==> flow/design.v <==
`timescale 1ns / 1ps
module SumFinal(D,F,G,C,clk);
    input[15:0] D, F,G;
    input clk;
    output reg[15:0]C =0;
    always@(posedge clk)begin
    C <= D + F + G;
    end
endmodule
* Reports on SumFinal
What the tools print for SumFinal, step after step.
Line numbers count from 1 in the design file above.
Library cell names are shortened.
The mark n/a stands for no value.
- Top module :: SumFinal
- Clock :: clk
- Cell library :: sky130hd
- Timing corner :: tt_025C_1v80

* Elaborated design
Yosys after proc, flatten, opt, wreduce and memory -nomap, before mapping. Enables and synchronous resets that opt folds into registers are not counted as muxes. Memory bits, and registers merged into a memory's read port (data or address), are not among the register bits. Print and check cells are not counted. Equal cells are merged and count once.
- Bits of input ports :: 49
- Register bits after elaboration :: 16
- Output and inout port bits :: 16
- Cells after elaboration :: 3
- Add/sub/neg operators :: 2
** Operators by type and width (number)
- 16-bit adder :: 2

* Depth
Longest topological path by Yosys (ltp), each cell counted once; first at word level (registers and memories cut), then after technology mapping (sequential cells cut; the memories' decode and read muxes count).
- Word-level depth :: 2
- ABC_AREA :: 0
- Gate-level depth with buffers :: 11

* Mapped cells and area
Yosys stat after the flow's synthesis: flattened, memories mapped to cells. It holds for the ABC_AREA given above (unset counts as 0); a run with the other value may have another netlist.
** Cell types (number)
- dfxtp_1 :: 16
- fa_1 :: 16
- ha_1 :: 14
- xnor2_1 :: 9
- a21oi_1 :: 11
- inv_1 :: 14
- nand2_1 :: 10
- xor2_1 :: 4
- a21o_1 :: 4
- a2111oi_4 :: 1
- a31oi_1 :: 3
- nand2b_1 :: 3
- nor2_1 :: 5
- a21oi_2 :: 2
- a41oi_2 :: 1
- o211ai_1 :: 2
- o21ai_0 :: 3
- nand4_2 :: 1
Other cell types: 16; their cells: 18.
- Buffers :: 0
- Flip-flop cells :: 16
- Cell count :: 137
- Synthesis area :: 1405.1 um^2

* Worst setup path after synthesis
Path of least setup slack by OpenSTA after synthesis, without wires, with an ideal clock, recovery checks aside; 20% of the period is set as input and as output delay. Where synthesis merged equal registers, the netlist keeps one of their names.
- Kind :: input port to flip-flop
- Start point :: input D[1]
- End point :: register C[15]
- Path buffers :: 0
- Setup slack :: 0.185 ns
- Clock period :: 2.77 ns
- Path delay :: 2.030 ns
- Arrival :: 2.464 ns
- Library setup time :: 0.120 ns
- External input delay :: 0.554 ns
- Stages on the path :: 9
- Required time :: 2.650 ns
- Synthesis period reached :: 2.585 ns
"path delay" = arrival - input delay + setup time.
"stages on the path" counts driving pins, that of a launching flip-flop among them; a cell with two outputs on the path counts twice.
"synthesis period reached" is the clock period less the worst setup slack; recovery checks do not enter. This is arithmetic on one report: input and output delays are still those of the set period (20% each).
Between the ends stands the longest chain of elaborated cells between them, by number of cells; it is not shown to be the way that was timed. Of several equally long chains one is given.
A line is the first line of the expression or statement that the cell stems from. Yosys adds cells for indexed reads and writes and turns some case tables into memories.
- Cells stage by stage :: fa_1 -> ha_1 -> inv_1 -> fa_1 -> nand2b_1 -> a21oi_1 -> o2111ai_1 -> a41oi_2 -> xnor2_1
- Length of the longest elaborated chain :: 2
- Elaborated cells between the ends (all ways) :: 2
- Classes of those cells :: add/sub: 2
** Ends and longest elaborated chain, after synthesis
- start: declaration :: line 3 : input[15:0] D, F,G;
- 16-bit adder (2 in a row) :: line 7 : C <= D + F + G;
- end: assignment :: line 7
- end: declaration :: line 5 : output reg[15:0]C =0;

* Timing after layout
From the final timing report of flow run A: the path of least setup slack in the routed layout; clock arrival at registers is part of the times.
- Kind :: input port to flip-flop
- Start point :: input D[6]
- End point :: register C[13]
- Arrival :: 2.77 ns
- Path buffers :: 1
- Stages on the path :: 8
- Library setup time :: 0.10 ns
- Setup slack :: 0.02 ns
- Clock period :: 2.61 ns
- External input delay :: 0.52 ns
- Required time :: 2.79 ns
Between the ends stands the longest chain of elaborated cells between them, by number of cells; it is not shown to be the way that was timed. Of several equally long chains one is given.
- Cells stage by stage :: clkdlybuf4s50_1 -> fa_1 -> ha_1 -> a21oi_1 -> nand2_1 -> o2111ai_4 -> a31oi_1 -> xor2_1
- Length of the longest elaborated chain :: 2
- Elaborated cells between the ends (all ways) :: 2
- Classes of those cells :: add/sub: 2
** Ends and longest elaborated chain, post-layout
- start: declaration :: line 3 : input[15:0] D, F,G;
- 16-bit adder (2 in a row) :: line 7 : C <= D + F + G;
- end: assignment :: line 7
- end: declaration :: line 5 : output reg[15:0]C =0;

Below are 2 stored runs of the flow (Yosys, OpenROAD; platform sky130hd) on SumFinal, each with its settings and what was measured, unordered. Constraints: input delay and output delay 20% of the set period each, output load 0.01 pF.
"worst path time" = time allowed to the worst setup path (clock period - input delay - output delay, where it has them) - its slack; a late launch clock adds to it, a late capture clock takes from it.
"power": no workload was simulated; the value follows from the tool's default switching activity.

* Flow run A
** Files
==> flow/run.sh <==
#!/bin/bash
# the make line also repeats the synthesis and layout settings of config.mk as NAME=value (left out here)
make -C /OpenROAD-flow-scripts/flow DESIGN_CONFIG=/design/flow/config.mk WORK_HOME=/design/flow/orfs CLKGATE_MAP_FILE= finish
==> flow/config.mk <==
export PLATFORM = sky130hd
export DESIGN_NAME = SumFinal
export DESIGN_NICKNAME = SumFinal
export VERILOG_FILES = /design/flow/design.v
export SDC_FILE = /design/flow/constraint.sdc
export NUM_CORES = 4
export LEC_CHECK = 0
export CAP_MARGIN = 20
export CORE_MARGIN = 2
export CORE_UTILIZATION = 40
export SLEW_MARGIN = 20
==> flow/constraint.sdc <==
create_clock -name core_clock -period 2.61 [get_ports {clk}]
set_input_delay 0.5220 -clock core_clock [delete_from_list [all_inputs] [get_ports {clk}]]
set_output_delay 0.5220 -clock core_clock [all_outputs]
set_load 0.01 [all_outputs]
** Results
- Mapped cell area after synthesis :: 1405.1 um^2
- Full die area :: 4003.1 um^2
- Standard-cell area after layout :: 2409.8 um^2
- Worst setup slack after layout :: 0.017 ns
- Total negative slack :: 0.000 ns
- Post-route worst hold slack :: 0.800 ns
- Power :: 1.520 mW
- Worst path time :: 2.07 ns
- Type of the worst setup path :: input port to flip-flop

* Flow run B
** Files
==> flow/run.sh <==
#!/bin/bash
# the make line also repeats the synthesis and layout settings of config.mk as NAME=value (left out here)
make -C /OpenROAD-flow-scripts/flow DESIGN_CONFIG=/design/flow/config.mk WORK_HOME=/design/flow/orfs CLKGATE_MAP_FILE= finish
==> flow/config.mk <==
export PLATFORM = sky130hd
export DESIGN_NAME = SumFinal
export DESIGN_NICKNAME = SumFinal
export VERILOG_FILES = /design/flow/design.v
export SDC_FILE = /design/flow/constraint.sdc
export NUM_CORES = 4
export LEC_CHECK = 0
export ABC_AREA = 1
export CAP_MARGIN = 20
export CORE_ASPECT_RATIO = 1.06
export CORE_MARGIN = 2
export CORE_UTILIZATION = 56
export CTS_CLUSTER_DIAMETER = 136
export CTS_CLUSTER_SIZE = 49
export GPL_ROUTABILITY_DRIVEN = 0
export MIN_ROUTING_LAYER = met2
export PLACE_DENSITY_LB_ADDON = 0.17
export SLEW_MARGIN = 20
==> flow/constraint.sdc <==
create_clock -name core_clock -period 3.12 [get_ports {clk}]
set_input_delay 0.6240 -clock core_clock [delete_from_list [all_inputs] [get_ports {clk}]]
set_output_delay 0.6240 -clock core_clock [all_outputs]
set_load 0.01 [all_outputs]
** Results
- Mapped cell area after synthesis :: 1550.2 um^2
- Full die area :: 3205.5 um^2
- Standard-cell area after layout :: 2265.9 um^2
- Worst setup slack after layout :: 0.510 ns
- Total negative slack :: 0.000 ns
- Post-route worst hold slack :: 1.011 ns
- Power :: 1.166 mW
- Worst path time :: 1.99 ns
- Type of the worst setup path :: input port to flip-flop
