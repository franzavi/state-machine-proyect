==> flow/design.v <==
`timescale 1ns / 1ps
module Datapath(multien,sumen,Consten,counten,A,B,C,count,clk, reset);
input multien,sumen,Consten,counten, reset;
input [3:0]A;
input [3:0]B;
output [15:0]C;
wire[15:0]D,F;
output [3:0] count;
input clk;
Multiplicador Multi(.A(A),.B(B),.C(D), .multien(multien), .reset(reset), .clk(clk));  
Sumador Sum(.A(A),.B(B),.C(F), .sumen(sumen), .reset(reset), .clk(clk),.Consten(Consten));  
counter counter (.clk(clk), .count(count), .counten(counten), .reset(reset));  
assign C = D+F;  
endmodule
`timescale 1ns / 1ps
module Multiplicador(A,B,C, multien, reset, clk);
input [3:0]A,B;
input clk,multien,reset;
output reg [15:0]C =0;
always@(posedge clk) begin
    if(reset)begin
    C <=0;
    end
    else if(multien)begin
    C <= C + (A*B);
    end
    else begin
    C <= C;
    end
end
endmodule
`timescale 1ns / 1ps
module Sumador(A,B,C, sumen, reset, clk, Consten);
input [3:0]A,B;
input clk, sumen,reset, Consten;
output reg [15:0]C = 0;
always@(posedge clk) begin
    if(reset)begin
    C <= 0;
    end
    else if(sumen)begin
    C <= C + A + B;
    end
    else if(Consten)begin
    C <= C+5;
    end
    else begin
    C <= C;
    end
end
endmodule
`timescale 1ns / 1ps
module counter(clk, count, counten, reset);
input clk;
output [3:0]count = 0;
input counten, reset;
reg [3:0]count;
always@(posedge clk)begin
    if(reset)begin
    count <=0;
    end
    else if(counten)begin
    count <= count+1;
    end
    else begin
    count <= count;
    end
end
endmodule
Tool chain data of Datapath
What the tools print for Datapath, step after step.
Lines are those of the file above, counted from 1.
Cell names lack the library's common part.
A cell with -- has no value.

set-up
  design top = Datapath
  clock input = clk
  library = sky130hd
  library corner = tt_025C_1v80

Word-level counts
Yosys after proc, flatten, opt, wreduce and memory -nomap, before mapping. Memory bits, and registers merged into a memory's read port (data or address), are not among the register bits. Print and check cells are not counted. Equal cells are merged and count once.

operators by class
  $mul = 1
  reductions and logical operators = 1
  add/subtract/negate cells = 5
  mux-type cells = 2

operators with widths
  operator                                                          count
  16-bit adder                                                      2
  16-bit by 4-bit adder with 16-bit output                          2
  4-bit by 4-bit multiplier with 8-bit output                       1
  16-bit two-way mux                                                2
  16-bit by 3-bit adder with 16-bit output (second input constant)  1
  2-bit nonzero test                                                1

bit counts
  register bits after elaboration = 32
  word-level cells = 11
  output and inout bits = 20

Depth
Longest topological path by Yosys (ltp), each cell counted once; first at word level (registers and memories cut), then after technology mapping (sequential cells cut; the memories' decode and read muxes count).

logic depth
  depth in word-level cells = 3
  ABC_AREA = 0
  depth in mapped cells = 16
  gate-level depth less buffers = 16

Netlist
Source: synth_stat.txt of the flow (Yosys; design flattened, memories mapped). It holds for the ABC_AREA given above (unset counts as 0); a run with the other value may have another netlist.

synthesis totals
  buffers = 15
  cell count = 399
  chip area (Yosys) = 3362.0 sq um
  flip-flop cells = 32

cell types
  type      count
  dfxtp_1   32
  ha_1      45
  xnor2_1   32
  fa_1      11
  nor2_1    45
  a21oi_1   24
  a21o_1    14
  inv_1     25
  a211oi_1  10
  nand2_1   18
  nand3_1   13
  mux2i_1   6
  xor2_1    6
  and2_1    8
  nand4_1   8
  nor2b_1   8
  o21a_1    6
  and3_1    7

Other cell types: 39; their cells: 81.
By module: a second synthesis without flattening, with its own total; a netlist apart from the flattened one above.

unflattened totals
  cells (unflattened synthesis) = 415
  area (unflattened synthesis) = 3569.7 sq um

Rows give one instance, submodules left out.

modules
  module         area (sq um)  cells  times used
  Multiplicador  1524.0        172    1
  Sumador        1158.6        131    1
  Datapath       853.3         107    1
  counter        33.8          5      1

Worst setup path after synthesis
OpenSTA on the mapped netlist: ideal clock, no wires. The path of least setup slack (recovery checks aside). Input and output delay are each 20% of the period. Register names are those of the netlist, which keeps one name where synthesis merged equal registers.

timing path after synthesis
  path type = input-to-reg
  from = in A[0]
  to = reg Multi.C[15]
  input delay = 1.074 ns
  arrival = 4.459 ns
  driving pins on the path = 16
  period = 5.37 ns
  buffers on the path = 0
  required time = 5.247 ns
  delay of the path = 3.508 ns
  slack = 0.787 ns
  synthesis period reached = 4.583 ns

"delay of the path" is the arrival time less input delay plus setup time.
"driving pins on the path": output pins that drive a net of the path, with the launching flip-flop's if there is one; two outputs of one cell count as two.
"synthesis period reached" is the clock period less the worst setup slack; recovery checks do not enter. This is arithmetic on one report: input and output delays are still those of the set period (20% each).
The rows between start and end are the longest chain of elaborated cells between them; the timing report does not say that the signal goes this way. Where chains are equally long, one stands for them.
Each line given opens the expression or statement behind the cell; cells for indexed reads and writes are added by Yosys, which also makes memories of some case tables.
At most two assigning lines are given for a register; there are more.

between the ends, after synthesis
  path through = nand2_1 fa_1 inv_1 fa_1 inv_1 fa_1 inv_1 a21o_1 a21oi_1 xnor2_1 ha_1 nand2_1 o21ai_0 nand2_1 o31ai_1 mux2_1
  cells in the longest elaborated chain = 2

ends and longest elaborated chain, after synthesis
  what                                         RTL line  source
  start: declaration                           4         input [3:0]A;
  4-bit by 4-bit multiplier with 8-bit output  25        C <= C + (A*B);
  16-bit adder                                 25
  end: assignment                              22        C <=0;
  end: assignment                              25
  end: declaration                             19        output reg [15:0]C =0;

Worst path after layout
From the final timing report of flow run 1: the path of least setup slack in the routed layout; clock arrival at registers is part of the times.

timing path post-layout
  path type = input-to-reg
  from = in B[3]
  to = reg Multi.C[15]
  buffers on the path = 1
  slack = 0.38 ns
  required time = 5.92 ns
  arrival = 5.54 ns
  driving pins on the path = 17
  period = 5.75 ns
  input delay = 1.15 ns

The rows between start and end are the longest chain of elaborated cells between them; the timing report does not say that the signal goes this way. Where chains are equally long, one stands for them.
At most two assigning lines are given for a register; there are more.

between the ends, post-layout
  path through = clkdlybuf4s50_1 nand2_1 fa_1 inv_1 fa_1 inv_1 fa_1 inv_1 a21o_1 a21oi_1 xnor2_1 ha_1 nand2_1 o21ai_0 nand2_1 o31ai_1 mux2_1
  cells in the longest elaborated chain = 2

ends and longest elaborated chain, post-layout
  what                                         RTL line  source
  start: declaration                           5         input [3:0]B;
  4-bit by 4-bit multiplier with 8-bit output  25        C <= C + (A*B);
  16-bit adder                                 25
  end: assignment                              22        C <=0;
  end: assignment                              25
  end: declaration                             19        output reg [15:0]C =0;

==> runs of Datapath <==
Settings and measured results of 2 stored flow runs for module Datapath (sky130hd), not sorted in any way. The constraints put input and output delay at 20% of the set period each and load the outputs with 0.01 pF.
"worst setup path time" is the time allowed to the run's worst setup path (the clock period less input and output delay, where it has them) less its slack. Clock arrival times count: a late capture clock shortens it, a late launch clock lengthens it.
"power": no workload was simulated; the value follows from the tool's default switching activity.

Flow run 1
==> flow/run.sh <==
#!/bin/bash
# the make line also repeats the synthesis and layout settings of config.mk as NAME=value (left out here)
make -C /OpenROAD-flow-scripts/flow DESIGN_CONFIG=/design/flow/config.mk WORK_HOME=/design/flow/orfs CLKGATE_MAP_FILE= finish
==> flow/config.mk <==
export PLATFORM = sky130hd
export DESIGN_NAME = Datapath
export DESIGN_NICKNAME = Datapath
export VERILOG_FILES = /design/flow/design.v
export SDC_FILE = /design/flow/constraint.sdc
export NUM_CORES = 4
export LEC_CHECK = 0
export CAP_MARGIN = 0
export CELL_PAD_IN_SITES_GLOBAL_PLACEMENT = 0
export CORE_ASPECT_RATIO = 1.88
export CORE_MARGIN = 2
export CORE_UTILIZATION = 27
export CTS_CLUSTER_SIZE = 51
export GPL_TIMING_DRIVEN = 0
export HOLD_SLACK_MARGIN = -0.09
export PLACE_DENSITY_LB_ADDON = 0.24
export SLEW_MARGIN = 20
==> flow/constraint.sdc <==
create_clock -name core_clock -period 5.75 [get_ports {clk}]
set_input_delay 1.1500 -clock core_clock [delete_from_list [all_inputs] [get_ports {clk}]]
set_output_delay 1.1500 -clock core_clock [all_outputs]
set_load 0.01 [all_outputs]

==> results of flow run 1 <==
chip area after synthesis (Yosys): 3362.0 sq um
die area: 13405.4 sq um
utilization: 33.0%
worst setup slack after layout: 0.384 ns
total negative slack: 0.000 ns
worst hold slack: 0.519 ns
power: 1095 µW
worst setup path time: 4.22 ns
worst setup path kind: input-to-reg

Flow run 2
==> flow/run.sh <==
#!/bin/bash
# the make line also repeats the synthesis and layout settings of config.mk as NAME=value (left out here)
make -C /OpenROAD-flow-scripts/flow DESIGN_CONFIG=/design/flow/config.mk WORK_HOME=/design/flow/orfs CLKGATE_MAP_FILE= finish
==> flow/config.mk <==
export PLATFORM = sky130hd
export DESIGN_NAME = Datapath
export DESIGN_NICKNAME = Datapath
export VERILOG_FILES = /design/flow/design.v
export SDC_FILE = /design/flow/constraint.sdc
export NUM_CORES = 4
export LEC_CHECK = 0
export CAP_MARGIN = 20
export CORE_ASPECT_RATIO = 1.36
export CORE_MARGIN = 10
export CORE_UTILIZATION = 66
export CTS_CLUSTER_SIZE = 91
export PLACE_DENSITY = 0.79
export SETUP_SLACK_MARGIN = -0.37
export SLEW_MARGIN = 20
==> flow/constraint.sdc <==
create_clock -name core_clock -period 4.09 [get_ports {clk}]
set_input_delay 0.8180 -clock core_clock [delete_from_list [all_inputs] [get_ports {clk}]]
set_output_delay 0.8180 -clock core_clock [all_outputs]
set_load 0.01 [all_outputs]

==> results of flow run 2 <==
chip area after synthesis (Yosys): 3362.0 sq um
die area: 8382.3 sq um
utilization: 80.8%
worst setup slack after layout: -0.166 ns
total negative slack: -0.813 ns
worst hold slack: 0.535 ns
power: 1451 µW
worst setup path time: 3.44 ns
worst setup path kind: input-to-reg
